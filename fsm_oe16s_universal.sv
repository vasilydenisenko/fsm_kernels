==> flow/design.v <==
module fsm_oe16s_universal
(
	input  logic 			clk,
	input  logic 			rst,
	input  logic [3 : 0] 	t0x,
	input  logic [3 : 0] 	t1x,
	input  logic [3 : 0] 	t2x,
	input  logic [3 : 0] 	t3x,
	input  logic [3 : 0] 	t4x,
	input  logic [3 : 0] 	t5x,
	input  logic [3 : 0] 	t6x,
	input  logic [3 : 0] 	t7x,
	input  logic [3 : 0] 	t8x,
	input  logic [3 : 0] 	t9x,
	input  logic [3 : 0] 	tax,
	input  logic [3 : 0] 	tbx,
	input  logic [3 : 0] 	tcx,
	input  logic [3 : 0] 	tdx,
	input  logic [3 : 0] 	tex,
	input  logic [3 : 0] 	tfx,
	output logic			st0,
	output logic			st1,
	output logic			st2,
	output logic			st3,
	output logic			st4,
	output logic			st5,
	output logic			st6,
	output logic			st7,
	output logic			st8,
	output logic			st9,
	output logic			sta,
	output logic			stb,
	output logic			stc,
	output logic			std,
	output logic			ste,
	output logic			stf
);
	enum logic [3 : 0] {
		S0 = 4'b0000,
		S1 = 4'b0001,			 
		S2 = 4'b0010,			 
		S3 = 4'b0011,			 
		S4 = 4'b0100,			 
		S5 = 4'b0101,			 
		S6 = 4'b0110,			 
		S7 = 4'b0111,
		S8 = 4'b1000,
		S9 = 4'b1001,			 
		S10 = 4'b1010,			 
		S11 = 4'b1011,			 
		S12 = 4'b1100,			 
		S13 = 4'b1101,			 
		S14 = 4'b1110,			 
		S15 = 4'b1111			
	} cstate, nstate;
	always_ff @ (posedge clk or posedge rst) begin
		if (rst)
			cstate <= S0;
		else
			cstate <= nstate;
	end
	always_comb begin
		case (cstate)
			S0:	
				case (t0x)
					4'd0: 		nstate = S0;
					4'd1: 		nstate = S1;
					4'd2: 		nstate = S2;
					4'd3: 		nstate = S3;
					4'd4: 		nstate = S4;
					4'd5: 		nstate = S5;
					4'd6: 		nstate = S6;
					4'd7: 		nstate = S7;
					4'd8: 		nstate = S8;
					4'd9: 		nstate = S9;
					4'd10: 		nstate = S10;
					4'd11: 		nstate = S11;
					4'd12: 		nstate = S12;
					4'd13: 		nstate = S13;
					4'd14: 		nstate = S14;
					4'd15: 		nstate = S15;
					default: 	nstate = S0;
				endcase
			S1:	
				case (t1x)
					4'd0: 		nstate = S0;
					4'd1: 		nstate = S1;
					4'd2: 		nstate = S2;
					4'd3: 		nstate = S3;
					4'd4: 		nstate = S4;
					4'd5: 		nstate = S5;
					4'd6: 		nstate = S6;
					4'd7: 		nstate = S7;
					4'd8: 		nstate = S8;
					4'd9: 		nstate = S9;
					4'd10: 		nstate = S10;
					4'd11: 		nstate = S11;
					4'd12: 		nstate = S12;
					4'd13: 		nstate = S13;
					4'd14: 		nstate = S14;
					4'd15: 		nstate = S15;
					default: 	nstate = S1;
				endcase			
			S2:	
				case (t2x)
					4'd0: 		nstate = S0;
					4'd1: 		nstate = S1;
					4'd2: 		nstate = S2;
					4'd3: 		nstate = S3;
					4'd4: 		nstate = S4;
					4'd5: 		nstate = S5;
					4'd6: 		nstate = S6;
					4'd7: 		nstate = S7;
					4'd8: 		nstate = S8;
					4'd9: 		nstate = S9;
					4'd10: 		nstate = S10;
					4'd11: 		nstate = S11;
					4'd12: 		nstate = S12;
					4'd13: 		nstate = S13;
					4'd14: 		nstate = S14;
					4'd15: 		nstate = S15;
					default: 	nstate = S2;
				endcase				
			S3:	
				case (t3x)
					4'd0: 		nstate = S0;
					4'd1: 		nstate = S1;
					4'd2: 		nstate = S2;
					4'd3: 		nstate = S3;
					4'd4: 		nstate = S4;
					4'd5: 		nstate = S5;
					4'd6: 		nstate = S6;
					4'd7: 		nstate = S7;
					4'd8: 		nstate = S8;
					4'd9: 		nstate = S9;
					4'd10: 		nstate = S10;
					4'd11: 		nstate = S11;
					4'd12: 		nstate = S12;
					4'd13: 		nstate = S13;
					4'd14: 		nstate = S14;
					4'd15: 		nstate = S15;
					default: 	nstate = S3;
				endcase
			S4:	
				case (t4x)
					4'd0: 		nstate = S0;
					4'd1: 		nstate = S1;
					4'd2: 		nstate = S2;
					4'd3: 		nstate = S3;
					4'd4: 		nstate = S4;
					4'd5: 		nstate = S5;
					4'd6: 		nstate = S6;
					4'd7: 		nstate = S7;
					4'd8: 		nstate = S8;
					4'd9: 		nstate = S9;
					4'd10: 		nstate = S10;
					4'd11: 		nstate = S11;
					4'd12: 		nstate = S12;
					4'd13: 		nstate = S13;
					4'd14: 		nstate = S14;
					4'd15: 		nstate = S15;
					default: 	nstate = S4;
				endcase	
			S5:	
				case (t5x)
					4'd0: 		nstate = S0;
					4'd1: 		nstate = S1;
					4'd2: 		nstate = S2;
					4'd3: 		nstate = S3;
					4'd4: 		nstate = S4;
					4'd5: 		nstate = S5;
					4'd6: 		nstate = S6;
					4'd7: 		nstate = S7;
					4'd8: 		nstate = S8;
					4'd9: 		nstate = S9;
					4'd10: 		nstate = S10;
					4'd11: 		nstate = S11;
					4'd12: 		nstate = S12;
					4'd13: 		nstate = S13;
					4'd14: 		nstate = S14;
					4'd15: 		nstate = S15;
					default: 	nstate = S5;
				endcase
			S6:	
				case (t6x)
					4'd0: 		nstate = S0;
					4'd1: 		nstate = S1;
					4'd2: 		nstate = S2;
					4'd3: 		nstate = S3;
					4'd4: 		nstate = S4;
					4'd5: 		nstate = S5;
					4'd6: 		nstate = S6;
					4'd7: 		nstate = S7;
					4'd8: 		nstate = S8;
					4'd9: 		nstate = S9;
					4'd10: 		nstate = S10;
					4'd11: 		nstate = S11;
					4'd12: 		nstate = S12;
					4'd13: 		nstate = S13;
					4'd14: 		nstate = S14;
					4'd15: 		nstate = S15;
					default: 	nstate = S6;
				endcase
			S7:	
				case (t7x)
					4'd0: 		nstate = S0;
					4'd1: 		nstate = S1;
					4'd2: 		nstate = S2;
					4'd3: 		nstate = S3;
					4'd4: 		nstate = S4;
					4'd5: 		nstate = S5;
					4'd6: 		nstate = S6;
					4'd7: 		nstate = S7;
					4'd8: 		nstate = S8;
					4'd9: 		nstate = S9;
					4'd10: 		nstate = S10;
					4'd11: 		nstate = S11;
					4'd12: 		nstate = S12;
					4'd13: 		nstate = S13;
					4'd14: 		nstate = S14;
					4'd15: 		nstate = S15;
					default: 	nstate = S7;
				endcase
			S8:	
				case (t8x)
					4'd0: 		nstate = S0;
					4'd1: 		nstate = S1;
					4'd2: 		nstate = S2;
					4'd3: 		nstate = S3;
					4'd4: 		nstate = S4;
					4'd5: 		nstate = S5;
					4'd6: 		nstate = S6;
					4'd7: 		nstate = S7;
					4'd8: 		nstate = S8;
					4'd9: 		nstate = S9;
					4'd10: 		nstate = S10;
					4'd11: 		nstate = S11;
					4'd12: 		nstate = S12;
					4'd13: 		nstate = S13;
					4'd14: 		nstate = S14;
					4'd15: 		nstate = S15;
					default: 	nstate = S8;
				endcase
			S9:	
				case (t9x)
					4'd0: 		nstate = S0;
					4'd1: 		nstate = S1;
					4'd2: 		nstate = S2;
					4'd3: 		nstate = S3;
					4'd4: 		nstate = S4;
					4'd5: 		nstate = S5;
					4'd6: 		nstate = S6;
					4'd7: 		nstate = S7;
					4'd8: 		nstate = S8;
					4'd9: 		nstate = S9;
					4'd10: 		nstate = S10;
					4'd11: 		nstate = S11;
					4'd12: 		nstate = S12;
					4'd13: 		nstate = S13;
					4'd14: 		nstate = S14;
					4'd15: 		nstate = S15;
					default: 	nstate = S9;
				endcase			
			S10:	
				case (tax)
					4'd0: 		nstate = S0;
					4'd1: 		nstate = S1;
					4'd2: 		nstate = S2;
					4'd3: 		nstate = S3;
					4'd4: 		nstate = S4;
					4'd5: 		nstate = S5;
					4'd6: 		nstate = S6;
					4'd7: 		nstate = S7;
					4'd8: 		nstate = S8;
					4'd9: 		nstate = S9;
					4'd10: 		nstate = S10;
					4'd11: 		nstate = S11;
					4'd12: 		nstate = S12;
					4'd13: 		nstate = S13;
					4'd14: 		nstate = S14;
					4'd15: 		nstate = S15;
					default: 	nstate = S10;
				endcase				
			S11:	
				case (tbx)
					4'd0: 		nstate = S0;
					4'd1: 		nstate = S1;
					4'd2: 		nstate = S2;
					4'd3: 		nstate = S3;
					4'd4: 		nstate = S4;
					4'd5: 		nstate = S5;
					4'd6: 		nstate = S6;
					4'd7: 		nstate = S7;
					4'd8: 		nstate = S8;
					4'd9: 		nstate = S9;
					4'd10: 		nstate = S10;
					4'd11: 		nstate = S11;
					4'd12: 		nstate = S12;
					4'd13: 		nstate = S13;
					4'd14: 		nstate = S14;
					4'd15: 		nstate = S15;
					default: 	nstate = S11;
				endcase
			S12:	
				case (tcx)
					4'd0: 		nstate = S0;
					4'd1: 		nstate = S1;
					4'd2: 		nstate = S2;
					4'd3: 		nstate = S3;
					4'd4: 		nstate = S4;
					4'd5: 		nstate = S5;
					4'd6: 		nstate = S6;
					4'd7: 		nstate = S7;
					4'd8: 		nstate = S8;
					4'd9: 		nstate = S9;
					4'd10: 		nstate = S10;
					4'd11: 		nstate = S11;
					4'd12: 		nstate = S12;
					4'd13: 		nstate = S13;
					4'd14: 		nstate = S14;
					4'd15: 		nstate = S15;
					default: 	nstate = S12;
				endcase	
			S13:	
				case (tdx)
					4'd0: 		nstate = S0;
					4'd1: 		nstate = S1;
					4'd2: 		nstate = S2;
					4'd3: 		nstate = S3;
					4'd4: 		nstate = S4;
					4'd5: 		nstate = S5;
					4'd6: 		nstate = S6;
					4'd7: 		nstate = S7;
					4'd8: 		nstate = S8;
					4'd9: 		nstate = S9;
					4'd10: 		nstate = S10;
					4'd11: 		nstate = S11;
					4'd12: 		nstate = S12;
					4'd13: 		nstate = S13;
					4'd14: 		nstate = S14;
					4'd15: 		nstate = S15;
					default: 	nstate = S13;
				endcase
			S14:	
				case (tex)
					4'd0: 		nstate = S0;
					4'd1: 		nstate = S1;
					4'd2: 		nstate = S2;
					4'd3: 		nstate = S3;
					4'd4: 		nstate = S4;
					4'd5: 		nstate = S5;
					4'd6: 		nstate = S6;
					4'd7: 		nstate = S7;
					4'd8: 		nstate = S8;
					4'd9: 		nstate = S9;
					4'd10: 		nstate = S10;
					4'd11: 		nstate = S11;
					4'd12: 		nstate = S12;
					4'd13: 		nstate = S13;
					4'd14: 		nstate = S14;
					4'd15: 		nstate = S15;
					default: 	nstate = S14;
				endcase
			S15:	
				case (tfx)
					4'd0: 		nstate = S0;
					4'd1: 		nstate = S1;
					4'd2: 		nstate = S2;
					4'd3: 		nstate = S3;
					4'd4: 		nstate = S4;
					4'd5: 		nstate = S5;
					4'd6: 		nstate = S6;
					4'd7: 		nstate = S7;
					4'd8: 		nstate = S8;
					4'd9: 		nstate = S9;
					4'd10: 		nstate = S10;
					4'd11: 		nstate = S11;
					4'd12: 		nstate = S12;
					4'd13: 		nstate = S13;
					4'd14: 		nstate = S14;
					4'd15: 		nstate = S15;
					default: 	nstate = S15;
				endcase
			default:			nstate = S0;
		endcase
	end
	assign st0 = cstate == S0;
	assign st1 = cstate == S1;
	assign st2 = cstate == S2;
	assign st3 = cstate == S3;
	assign st4 = cstate == S4;
	assign st5 = cstate == S5;
	assign st6 = cstate == S6;
	assign st7 = cstate == S7;
	assign st8 = cstate == S8;
	assign st9 = cstate == S9;
	assign sta = cstate == S10;
	assign stb = cstate == S11;
	assign stc = cstate == S12;
	assign std = cstate == S13;
	assign ste = cstate == S14;
	assign stf = cstate == S15;
endmodule
# ---- From RTL to reports: fsm_oe16s_universal
# The steps from the RTL of fsm_oe16s_universal to its reports follow in flow order.
# Lines are those of the file above, counted from 1.
# Cell names lack the library's common part.
# The mark -- stands for no value.
dict set report design {
  top_module {fsm_oe16s_universal}
  clock {clk}
  lib {sky130hd}
  pvt_corner {tt_025C_1v80}
}

# ---- After elaboration
# Counts by Yosys on the flattened word-level netlist (proc, flatten, opt, wreduce; memories kept). Register bits leave out memories and registers merged into their read ports (data or address); mux counts leave out enables and synchronous resets folded into registers. Print and check cells are left out. Cells with the same type and inputs are merged into one.
# Yosys's memory passes give these memory sizes; they may raise the number of words (mostly to a power of two), join words into wider ones and drop unused or constant bits.
dict set report bits {
  regBits 4
  romBits 1024
  mem_count 16
  inputBits 66
  out_inout_bits 16
  elab_cells 34
}
# memory size width read_ports wr line_no
set mem_list {}
lappend mem_list {{(name not given)} 16 4 1 0 65} ;# case (t0x)
lappend mem_list {{(name not given)} 16 4 1 0 85} ;# case (t1x)
lappend mem_list {{(name not given)} 16 4 1 0 105} ;# case (t2x)
lappend mem_list {{(name not given)} 16 4 1 0 125} ;# case (t3x)
lappend mem_list {{(name not given)} 16 4 1 0 145} ;# case (t4x)
lappend mem_list {{(name not given)} 16 4 1 0 165} ;# case (t5x)
# Further memories, not shown: 10.
dict set report classes {
  equal 15
  mux 1
  n_reduce_logical 1
}
# operator count
set op_table {}
lappend op_table {{parallel mux 4 bit (select 16 bit)} 1}
lappend op_table {{== test 4 bit with constant B} 8}
lappend op_table {{== test 4 x 3 -> 1 bit with constant B} 4}
lappend op_table {{== test 4 x 2 -> 1 bit with constant B} 2}
lappend op_table {{== test 4 x 1 -> 1 bit with constant B} 1}
lappend op_table {{logical NOT 4 bit} 1}

# ---- Logic depth
# Longest topological path by Yosys (ltp), each cell counted once; first at word level (registers and memories cut), then after technology mapping (sequential cells cut; the memories' decode and read muxes count).
dict set report depth {
  ltp_word 2
  abc_area 0
  mapped_depth 7
  depth_no_buf 4
}

# ---- Mapped cells and area
# The flow's flattened synthesis, as Yosys stat reports it; memories are mapped. The netlist is that of the ABC_AREA named above (0 if unset); the other value can give another one.
dict set report mapped {
  cells 134
  area_um2 962.2
  seqArea_um2 100.1
  flip_flops 4
  buf_cells 13
}
# cell_type count area_total_um2
set types {}
lappend types {dfrtp_1 4 100.096}
lappend types {nor2_1 18 67.565}
lappend types {nand3b_1 8 60.058}
lappend types {mux2i_1 5 50.048}
lappend types {nand2b_1 7 43.792}
lappend types {buf_2 8 40.038}
lappend types {a21oi_1 7 35.034}
lappend types {a2111oi_2 2 30.029}
lappend types {a22oi_1 4 30.029}
lappend types {mux2_4 2 30.029}
lappend types {and3b_1 3 26.275}
lappend types {inv_1 7 26.275}
lappend types {o22a_1 3 26.275}
lappend types {nor2b_1 4 25.024}
lappend types {nor3_1 5 25.024}
lappend types {buf_6 2 22.522}
lappend types {nand2_1 6 22.522}
lappend types {a32o_1 2 20.019}
# Not listed: further types 24, cells in them 37.

# ---- Path before layout
# Source: OpenSTA report_checks on the synthesized netlist (no wires, ideal clock, input and output delay 20% of the period each), path of least setup slack; recovery checks are left aside. Register names are those of the netlist, which keeps one name where synthesis merged equal registers.
dict set report synth_timing {
  path_type {register -> output}
  from {reg cstate[0]}
  to {out st0}
  tclk_ns 1.99
  output_delay_ns 0.398
  t_first_pin_ns 0.000
  arrival_time_ns 1.208
  t_required_ns 1.592
  path_slack_ns 0.384
  delay_ns 1.208
  stages 6
  path_buffers 2
  period_less_setup_slack_ns 1.606
}
# "delay_ns" is the arrival time less input delay plus setup time.
# At an output port there is no setup time.
# "stages": output pins that drive a net of the path, with the launching flip-flop's if there is one; two outputs of one cell count as two.
# "period_less_setup_slack_ns" = period - worst setup slack (recovery checks aside). The figure is calculated, with input and output delays left at 20% of the set period.
# The rows between start and end are the longest chain of elaborated cells between them; the timing report does not say that the signal goes this way. Where chains are equally long, one stands for them.
# Each line given opens the expression or statement behind the cell; cells for indexed reads and writes are added by Yosys, which also makes memories of some case tables.
dict set report synth_via {
  path_cell_list {dfrtp_1 > buf_6 > buf_6 > or2_2 > nand2b_1 > inv_1}
  elab_chain_len 1
  cone_cells 1
  classes_between {reduce/logical: 1}
}
# item line_no
set synth_lines {}
lappend synth_lines {{start: declaration} 55} ;# } cstate, nstate;
lappend synth_lines {{start: assignment} 58} ;# cstate <= S0;
lappend synth_lines {{start: assignment} 60} ;# cstate <= nstate;
lappend synth_lines {{logical NOT 4 bit} 387} ;# assign st0 = cstate == S0;
lappend synth_lines {{end: declaration} 21} ;# output logic st0,

## Implementation results

Stored flow runs of fsm_oe16s_universal (2 of them; Yosys, OpenROAD, sky130hd). They differ in their settings and are not a sequence. Constraints: input delay and output delay 20% of the set period each, output load 0.01 pF.

[flow] run 1: files
==> flow/run.sh <==
#!/bin/bash
# the make line also repeats the synthesis and layout settings of config.mk as NAME=value (left out here)
make -C /OpenROAD-flow-scripts/flow DESIGN_CONFIG=/design/flow/config.mk WORK_HOME=/design/flow/orfs CLKGATE_MAP_FILE= finish
==> flow/config.mk <==
export PLATFORM = sky130hd
export DESIGN_NAME = fsm_oe16s_universal
export DESIGN_NICKNAME = fsm_oe16s_universal
export VERILOG_FILES = /design/flow/design.v
export SDC_FILE = /design/flow/constraint.sdc
export NUM_CORES = 4
export LEC_CHECK = 0
export CAP_MARGIN = 20
export CORE_ASPECT_RATIO = 1.96
export CORE_MARGIN = 10
export CORE_UTILIZATION = 61
export CTS_CLUSTER_DIAMETER = 161
export GPL_ROUTABILITY_DRIVEN = 0
export PLACE_DENSITY_LB_ADDON = 0.24
export SETUP_SLACK_MARGIN = 0.24
export SLEW_MARGIN = 20
export TNS_END_PERCENT = 25
==> flow/constraint.sdc <==
create_clock -name core_clock -period 1.22 [get_ports {clk}]
set_input_delay 0.2440 -clock core_clock [delete_from_list [all_inputs] [get_ports {clk}]]
set_output_delay 0.2440 -clock core_clock [all_outputs]
set_load 0.01 [all_outputs]

[flow] run 1: unfinished; error PDN-0185 in floorplanning

[flow] run 2: files
==> flow/run.sh <==
#!/bin/bash
# the make line also repeats the synthesis and layout settings of config.mk as NAME=value (left out here)
make -C /OpenROAD-flow-scripts/flow DESIGN_CONFIG=/design/flow/config.mk WORK_HOME=/design/flow/orfs CLKGATE_MAP_FILE= finish
==> flow/config.mk <==
export PLATFORM = sky130hd
export DESIGN_NAME = fsm_oe16s_universal
export DESIGN_NICKNAME = fsm_oe16s_universal
export VERILOG_FILES = /design/flow/design.v
export SDC_FILE = /design/flow/constraint.sdc
export NUM_CORES = 4
export LEC_CHECK = 0
export CAP_MARGIN = 20
export CORE_MARGIN = 2
export CORE_UTILIZATION = 46
export SLEW_MARGIN = 20
==> flow/constraint.sdc <==
create_clock -name core_clock -period 1.8 [get_ports {clk}]
set_input_delay 0.3600 -clock core_clock [delete_from_list [all_inputs] [get_ports {clk}]]
set_output_delay 0.3600 -clock core_clock [all_outputs]
set_load 0.01 [all_outputs]

[flow] run 2: unfinished; error DPL-0038 in clock tree synthesis
