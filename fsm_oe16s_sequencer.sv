==> flow/design.v <==
module fsm_oe16s_sequencer
(
	input  logic clk,
	input  logic rst,
	input  logic t01,
	input  logic t12,
	input  logic t23,
	input  logic t34,
	input  logic t45,
	input  logic t56,
	input  logic t67,
	input  logic t78,
	input  logic t89,
	input  logic t9a,
	input  logic tab,
	input  logic tbc,
	input  logic tcd,
	input  logic tde,
	input  logic tef,
	input  logic tf0,
	output logic st0,
	output logic st1,
	output logic st2,
	output logic st3,
	output logic st4,
	output logic st5,
	output logic st6,
	output logic st7,
	output logic st8,
	output logic st9,
	output logic sta,
	output logic stb,
	output logic stc,
	output logic std,
	output logic ste,
	output logic stf
);
	enum logic [3 : 0] {
		S0 = 4'b0000,
		S1 = 4'b0001,			 
		S2 = 4'b0010,			 
		S3 = 4'b0011,			 
		S4 = 4'b0100,			 
		S5 = 4'b0101,			 
		S6 = 4'b0110,			 
		S7 = 4'b0111,
		S8 = 4'b1000,
		S9 = 4'b1001,			 
		S10 = 4'b1010,			 
		S11 = 4'b1011,			 
		S12 = 4'b1100,			 
		S13 = 4'b1101,			 
		S14 = 4'b1110,			 
		S15 = 4'b1111
	} cstate, nstate;
	always_ff @ (posedge clk or posedge rst) begin
		if (rst)
			cstate <= S0;
		else
			cstate <= nstate;
	end
	always_comb begin
		case (cstate)
			S0:			nstate = t01 ? S1 : S0;
			S1:			nstate = t12 ? S2 : S1;				
			S2:			nstate = t23 ? S3 : S2;				
			S3:			nstate = t34 ? S4 : S3;				
			S4:			nstate = t45 ? S5 : S4;				
			S5:			nstate = t56 ? S6 : S5;				
			S6:			nstate = t67 ? S7 : S6;				
			S7:			nstate = t78 ? S8 : S7;	
			S8:			nstate = t89 ? S9 : S8;
			S9:			nstate = t9a ? S10 : S9;				
			S10:		nstate = tab ? S11 : S10;				
			S11:		nstate = tbc ? S12 : S11;				
			S12:		nstate = tcd ? S13 : S12;				
			S13:		nstate = tde ? S14 : S13;				
			S14:		nstate = tef ? S15 : S14;				
			S15:		nstate = tf0 ? S0 : S15;				
			default:	nstate = S0;
		endcase
	end
	assign st0 = cstate == S0;
	assign st1 = cstate == S1;
	assign st2 = cstate == S2;
	assign st3 = cstate == S3;
	assign st4 = cstate == S4;
	assign st5 = cstate == S5;
	assign st6 = cstate == S6;
	assign st7 = cstate == S7;
	assign st8 = cstate == S8;
	assign st9 = cstate == S9;
	assign sta = cstate == S10;
	assign stb = cstate == S11;
	assign stc = cstate == S12;
	assign std = cstate == S13;
	assign ste = cstate == S14;
	assign stf = cstate == S15;
endmodule
From RTL to reports: fsm_oe16s_sequencer --
What the tools print for fsm_oe16s_sequencer, step after step. Lines are those of the file above, counted from 1. Cell names lack the library's common part. A cell with n/a has no value.
Set-up: top module fsm_oe16s_sequencer, clock clk, standard-cell library sky130hd, library corner tt_025C_1v80

Word-level counts --
Counts by Yosys on the flattened word-level netlist (proc, flatten, opt, wreduce; memories kept). Register bits leave out memories and registers merged into their read ports (data or address); mux counts leave out enables and synchronous resets folded into registers. Print and check cells are left out. Cells with the same type and inputs are merged into one.
Bit counts: flip-flop bits (word level) 4, memories 0, input port bits 18, word width x clocked read ports 0, bits in read-only memories 0, bits in writable memories 0, bits in latches 0
Operators by class: bitwise operators 0, multiply operators 0, divide/modulo/power cells 0, reduce/logical cells 1, equality and inequality tests 15, add/subtract/negate cells 0, muxes and demuxes 17, $lt $le $gt $ge 0, shift-type cells 0
Operators by type and width (count):
- case mux 4 bit (select 16 bit) | 1
- == test 4 bit with constant B | 8
- == test 4 x 3 -> 1 bit with constant B | 4
- == test 4 x 2 -> 1 bit with constant B | 2
- two-way mux 4 bit | 2
- two-way mux 2 bit | 4
- two-way mux 1 bit | 8
- two-way mux 3 bit | 2
- == test 4 x 1 -> 1 bit with constant B | 1
- zero test 4 bit | 1

Logic depth --
Depth = most cells in a row (Yosys ltp): at word level without a register or memory, in the mapped netlist without a sequential cell, where the memories' decode and read muxes count.
Depth: depth after elaboration 2, ABC_AREA 0, gate-level depth with buffers 2

Netlist --
The flow's flattened synthesis, as Yosys stat reports it; memories are mapped. The netlist is that of the ABC_AREA named above (0 if unset); the other value can give another one. The area totals of this step are shown rounded.
Cells by type:
- dfrtp_1 | count 15, total area 375.36 µm²
- o21ai_2 | count 16, total area 140.134 µm²
- inv_1 | count 17, total area 63.811 µm²
- nand2_1 | count 16, total area 60.058 µm²
- dfstp_2 | count 1, total area 26.275 µm²
Mapped netlist: standard cells after synthesis 65, area of sequential cells 0.0004 mm², chip area (Yosys) 0.00067 mm², mapped flip-flops 16

Timing after synthesis --
Path of least setup slack by OpenSTA after synthesis, without wires, with an ideal clock, recovery checks aside; 20% of the period is set as input and as output delay. Where synthesis merged equal registers, the netlist keeps one of their names.
Timing after synthesis: path type register -> output, from register cstate, to output st0, driving pins on the path 1, clock period 1.32 ns, time at the first pin 0.000 ns, delay of the path 0.537 ns, output delay 0.264 ns, arrival 0.537 ns, setup slack 0.519 ns, required time 1.056 ns, buffers on the path 0, synthesis period reached 0.801 ns
"delay of the path" = arrival - input delay + setup time. A path that ends at an output port has no setup time. "driving pins on the path": output pins that drive a net of the path, with the launching flip-flop's if there is one; two outputs of one cell count as two. "synthesis period reached" = period - worst setup slack (recovery checks aside). The figure is calculated, with input and output delays left at 20% of the set period. Where an end lacks its bit number, it is one bit of the signal, or one of the new flip-flops if synthesis recoded a state register.
On the way, after synthesis: cell sequence dfstp_2
Ends and longest elaborated chain, after synthesis:
- from (decl) | RTL line 55 | } cstate, nstate;
- from (assign) | RTL line 58 | cstate <= S0;
- from (assign) | RTL line 60 | cstate <= nstate;
- to (decl) | RTL line 21 | output logic st0,
Chain of elaborated cells between the ends: none given.

Path in the finished layout --
Path of least setup slack in the final report of stored run 1 (OpenROAD, finished layout, wires in). Where an end is a register, its clock arrival counts in the times.
Timing post-layout: path type register -> output, from register cstate, to output sta, setup slack 0.04 ns, output delay 0.25 ns, time at the first pin 0.28 ns, clock period 1.27 ns, buffers on the path 1, arrival 0.98 ns, required time 1.02 ns, driving pins on the path 2
Where an end lacks its bit number, it is one bit of the signal, or one of the new flip-flops if synthesis recoded a state register. Between the ends stands the longest chain of elaborated cells between them, by number of cells; it is not shown to be the way that was timed. Of several equally long chains one is given. Each line given opens the expression or statement behind the cell; cells for indexed reads and writes are added by Yosys, which also makes memories of some case tables.
On the way, post-layout: cell sequence dfrtp_1 > dlygate4sd2_1, cells in the longest elaborated chain 1, elaborated cells between the ends (all ways) 1, those cells by class eq/ne: 1
Ends and longest elaborated chain, post-layout:
- from (decl) | RTL line 55 | } cstate, nstate;
- from (assign) | RTL line 58 | cstate <= S0;
- from (assign) | RTL line 60 | cstate <= nstate;
- == test 4 bit | RTL line 93 | assign sta = cstate == S10;
- to (decl) | RTL line 31 | output logic sta,

==> runs of fsm_oe16s_sequencer <==
Measured data: module fsm_oe16s_sequencer, platform sky130hd, 2 stored runs of the flow under differing settings, order arbitrary. Input and output delays are each 20% of the period that was set; the output load is 0.01 pF.
"achieved period" is the run's clock period less its worst setup slack. It is reckoned from that one timing run; input and output delays stay at 20% of the period that was set.
"total power after layout": no workload was simulated; the value follows from the tool's default switching activity.
Values from the reports are rounded here.

[stored run 1] flow files
==> flow/run.sh <==
#!/bin/bash
# the make line also repeats the synthesis and layout settings of config.mk as NAME=value (left out here)
make -C /OpenROAD-flow-scripts/flow DESIGN_CONFIG=/design/flow/config.mk WORK_HOME=/design/flow/orfs CLKGATE_MAP_FILE= finish
==> flow/config.mk <==
export PLATFORM = sky130hd
export DESIGN_NAME = fsm_oe16s_sequencer
export DESIGN_NICKNAME = fsm_oe16s_sequencer
export VERILOG_FILES = /design/flow/design.v
export SDC_FILE = /design/flow/constraint.sdc
export NUM_CORES = 4
export LEC_CHECK = 0
export CAP_MARGIN = 20
export CORE_MARGIN = 2
export CORE_UTILIZATION = 40
export SLEW_MARGIN = 20
==> flow/constraint.sdc <==
create_clock -name core_clock -period 1.27 [get_ports {clk}]
set_input_delay 0.2540 -clock core_clock [delete_from_list [all_inputs] [get_ports {clk}]]
set_output_delay 0.2540 -clock core_clock [all_outputs]
set_load 0.01 [all_outputs]

[stored run 1] result: chip area after synthesis (Yosys) 0.00067 mm²; area inside the die boundary 0.002 mm²; standard-cell area after layout 0.0011 mm²; utilization 71%; worst setup slack after layout 0.041 ns; post-route setup TNS 0.000 ns; total power after layout 1.4 mW; achieved period 1.229 ns

[stored run 2] flow files
==> flow/run.sh <==
#!/bin/bash
# the make line also repeats the synthesis and layout settings of config.mk as NAME=value (left out here)
make -C /OpenROAD-flow-scripts/flow DESIGN_CONFIG=/design/flow/config.mk WORK_HOME=/design/flow/orfs CLKGATE_MAP_FILE= finish
==> flow/config.mk <==
export PLATFORM = sky130hd
export DESIGN_NAME = fsm_oe16s_sequencer
export DESIGN_NICKNAME = fsm_oe16s_sequencer
export VERILOG_FILES = /design/flow/design.v
export SDC_FILE = /design/flow/constraint.sdc
export NUM_CORES = 4
export LEC_CHECK = 0
export CAP_MARGIN = 10
export CELL_PAD_IN_SITES_DETAIL_PLACEMENT = 1
export CELL_PAD_IN_SITES_GLOBAL_PLACEMENT = 1
export CORE_MARGIN = 4
export CORE_UTILIZATION = 42
export CTS_CLUSTER_DIAMETER = 229
export CTS_CLUSTER_SIZE = 18
export GPL_TIMING_DRIVEN = 1
export MAX_ROUTING_LAYER = met4
export MIN_ROUTING_LAYER = met1
export PLACE_DENSITY = 0.44
export SETUP_SLACK_MARGIN = 0.25
export SLEW_MARGIN = 20
export TNS_END_PERCENT = 60
==> flow/constraint.sdc <==
create_clock -name core_clock -period 0.84 [get_ports {clk}]
set_input_delay 0.1680 -clock core_clock [delete_from_list [all_inputs] [get_ports {clk}]]
set_output_delay 0.1680 -clock core_clock [all_outputs]
set_load 0.01 [all_outputs]

[stored run 2] result: no final report: clock tree synthesis broke off with DPL-0033
